==> flow/design.v <==
module riscv_adder #(
    parameter DATA_WIDTH = 32
)(
    input wire clk,
    input wire reset,
    input wire [DATA_WIDTH-1:0] in_a,
    input wire [DATA_WIDTH-1:0] in_b,
    output reg [DATA_WIDTH-1:0] out_y
);
    always @(posedge clk) begin
        if (reset)
            out_y <= {DATA_WIDTH{1'b0}};
        else
            out_y <= in_a + in_b;
    end
endmodule
### Reports on riscv_adder

The steps from the RTL of riscv_adder to its reports follow in flow order.
Line numbers count from 1 in the design file above.
Cell names lack the library's common part.
Not given: n/a

| set-up | value |
|---|---|
| top | riscv_adder |
| clock port | clk |
| cell library | sky130hd |
| timing corner | tt_025C_1v80 |

### After elaboration

Yosys after proc, flatten, opt, wreduce and memory -nomap, before mapping. Enables and synchronous resets that opt folds into registers are not counted as muxes. Memory bits, and registers merged into a memory's read port (data or address), are not among the register bits. Print and check cells are not counted. Equal cells are merged and count once.

| cells by class | value |
|---|---|
| $add $sub $neg | 1 |

Operators with widths:

| cell | number |
|---|---|
| adder 32 bit | 1 |

| storage and ports | value |
|---|---|
| register bits after elaboration | 32 |
| input bits | 66 |
| cells after elaboration | 2 |

### Depth

Longest topological path by Yosys (ltp), each cell counted once; first at word level (registers and memories cut), then after technology mapping (sequential cells cut; the memories' decode and read muxes count).

| logic depth | value |
|---|---|
| depth after elaboration | 1 |
| ABC_AREA | 0 |
| mapped depth | 8 |

### Netlist

Source: synth_stat.txt of the flow (Yosys; design flattened, memories mapped). It holds for the ABC_AREA given above (unset counts as 0); a run with the other value may have another netlist.

| mapped netlist | value |
|---|---|
| cell count | 345 |
| synthesis area | 2,760.1 µm² |
| sequential part of the area | 640.6 µm² |
| flip-flop cells | 32 |
| buffers | 18 |

Cell types:

| type | number | total area (µm²) |
|---|---|---|
| dfxtp_1 | 32 | 640.614 |
| ha_1 | 31 | 387.872 |
| a21oi_1 | 40 | 200.192 |
| nor2_1 | 30 | 112.608 |
| o21ai_0 | 19 | 95.091 |
| nor3_1 | 18 | 90.086 |
| xnor2_1 | 10 | 87.584 |
| xor2_1 | 9 | 78.826 |
| nand2_1 | 20 | 75.072 |
| a21o_1 | 9 | 67.565 |
| o211ai_1 | 7 | 52.55 |
| nand4_1 | 8 | 50.048 |
| nor2b_1 | 8 | 50.048 |
| nand3_1 | 9 | 45.043 |
| o21a_1 | 6 | 45.043 |
| a211oi_1 | 5 | 37.536 |
| o21bai_1 | 5 | 37.536 |
| nor4b_1 | 4 | 35.034 |

Other cell types: 42; their cells: 75.

### Path before layout

Source: OpenSTA report_checks on the synthesized netlist (no wires, ideal clock, input and output delay 20% of the period each), path of least setup slack; recovery checks are left aside. Register names are those of the netlist, which keeps one name where synthesis merged equal registers.

| path post-synthesis | value |
|---|---|
| path kind | input to register |
| from | in in_a[0] |
| to | reg out_y[28] |
| period | 5.87 ns |
| setup time | 0.123 ns |
| arrival | 3.170 ns |
| data required time | 5.747 ns |
| slack | 2.577 ns |
| delay of the path | 2.119 ns |
| stages on the path | 8 |
| period reached after synthesis | 3.293 ns |

"delay of the path" is the arrival time less input delay plus setup time.
"stages on the path": output pins that drive a net of the path, with the launching flip-flop's if there is one; two outputs of one cell count as two.
"period reached after synthesis" is the clock period less the worst setup slack; recovery checks do not enter. This is arithmetic on one report: input and output delays are still those of the set period (20% each).
The rows between start and end are the longest chain of elaborated cells between them; the timing report does not say that the signal goes this way. Where chains are equally long, one stands for them.
A line is the first line of the expression or statement that the cell stems from. Yosys adds cells for indexed reads and writes and turns some case tables into memories.

| between the ends, post-synthesis | value |
|---|---|
| path through | ha_1 > fa_1 > a21o_1 > a221o_2 > a21oi_1 > o41ai_1 > a21oi_1 > mux2_1 |
| length of the longest elaborated chain | 1 |

RTL lines, path post-synthesis:

| what | line | source |
|---|---|---|
| from (decl) | 6 | `input wire [DATA_WIDTH-1:0] in_a,` |
| adder 32 bit | 14 | `out_y <= in_a + in_b;` |
| to (assign) | 12 | `out_y <= {DATA_WIDTH{1'b0}};` |
| to (assign) | 14 |  |
| to (decl) | 8 | `output reg [DATA_WIDTH-1:0] out_y` |

### Worst path after layout

Path of least setup slack in the final report of run 1 (OpenROAD, finished layout, wires in). Where an end is a register, its clock arrival counts in the times.

| path after layout | value |
|---|---|
| path kind | input to register |
| from | in in_b[0] |
| to | reg out_y[26] |
| period | 1.59 ns |
| setup time | 0.06 ns |
| arrival | 2.40 ns |
| data required time | 1.81 ns |
| slack | -0.59 ns |
| stages on the path | 9 |

The rows between start and end are the longest chain of elaborated cells between them; the timing report does not say that the signal goes this way. Where chains are equally long, one stands for them.

| between the ends, after layout | value |
|---|---|
| path through | buf_6 > ha_4 > fa_2 > a21o_4 > a221oi_4 > o311a_4 > a211oi_4 > or4b_1 > nand3_1 |
| length of the longest elaborated chain | 1 |

RTL lines, path after layout:

| what | line | source |
|---|---|---|
| from (decl) | 7 | `input wire [DATA_WIDTH-1:0] in_b,` |
| adder 32 bit | 14 | `out_y <= in_a + in_b;` |
| to (assign) | 12 | `out_y <= {DATA_WIDTH{1'b0}};` |
| to (assign) | 14 |  |
| to (decl) | 8 | `output reg [DATA_WIDTH-1:0] out_y` |

Appendix: measured runs

Measured data: module riscv_adder, platform sky130hd, 2 stored runs of the flow under differing settings, order arbitrary. Input and output delays are each 20% of the period that was set; the output load is 0.01 pF.
Settings: n/a = not set for that run.

| item | run 1 | run 2 |
|---|---|---|
| period_ns | 1.59 | 2.82 |
| CORE_UTILIZATION | 19 | 40 |
| SETUP_SLACK_MARGIN | 0.04 | 0.57 |
| CORE_ASPECT_RATIO | 1.34 | n/a |
| CORE_MARGIN | 8 | 2 |
| CELL_PAD_IN_SITES_GLOBAL_PLACEMENT | 2 | n/a |
| TNS_END_PERCENT | 100 | n/a |
| GPL_TIMING_DRIVEN | 0 | n/a |
| GPL_ROUTABILITY_DRIVEN | 1 | n/a |
| CTS_CLUSTER_DIAMETER | 71 | n/a |
| MAX_ROUTING_LAYER | met4 | n/a |
| CAP_MARGIN | 20 | 20 |
| SLEW_MARGIN | 20 | 20 |
| utilization after layout | 0.369 | 0.755 |
| setup TNS (ns) | -9.899 | 0.000 |
| die footprint (µm²) | 18,681.1 | 7,581.2 |
| standard-cell area after layout (µm²) | 5,301.3 | 5,072.4 |
| final worst hold slack (ns) | 0.361 | 0.595 |
| synthesized cell area (µm²) | 2,760.1 | 2,760.1 |
| worst setup slack after layout (ns) | -0.589 | 0.356 |
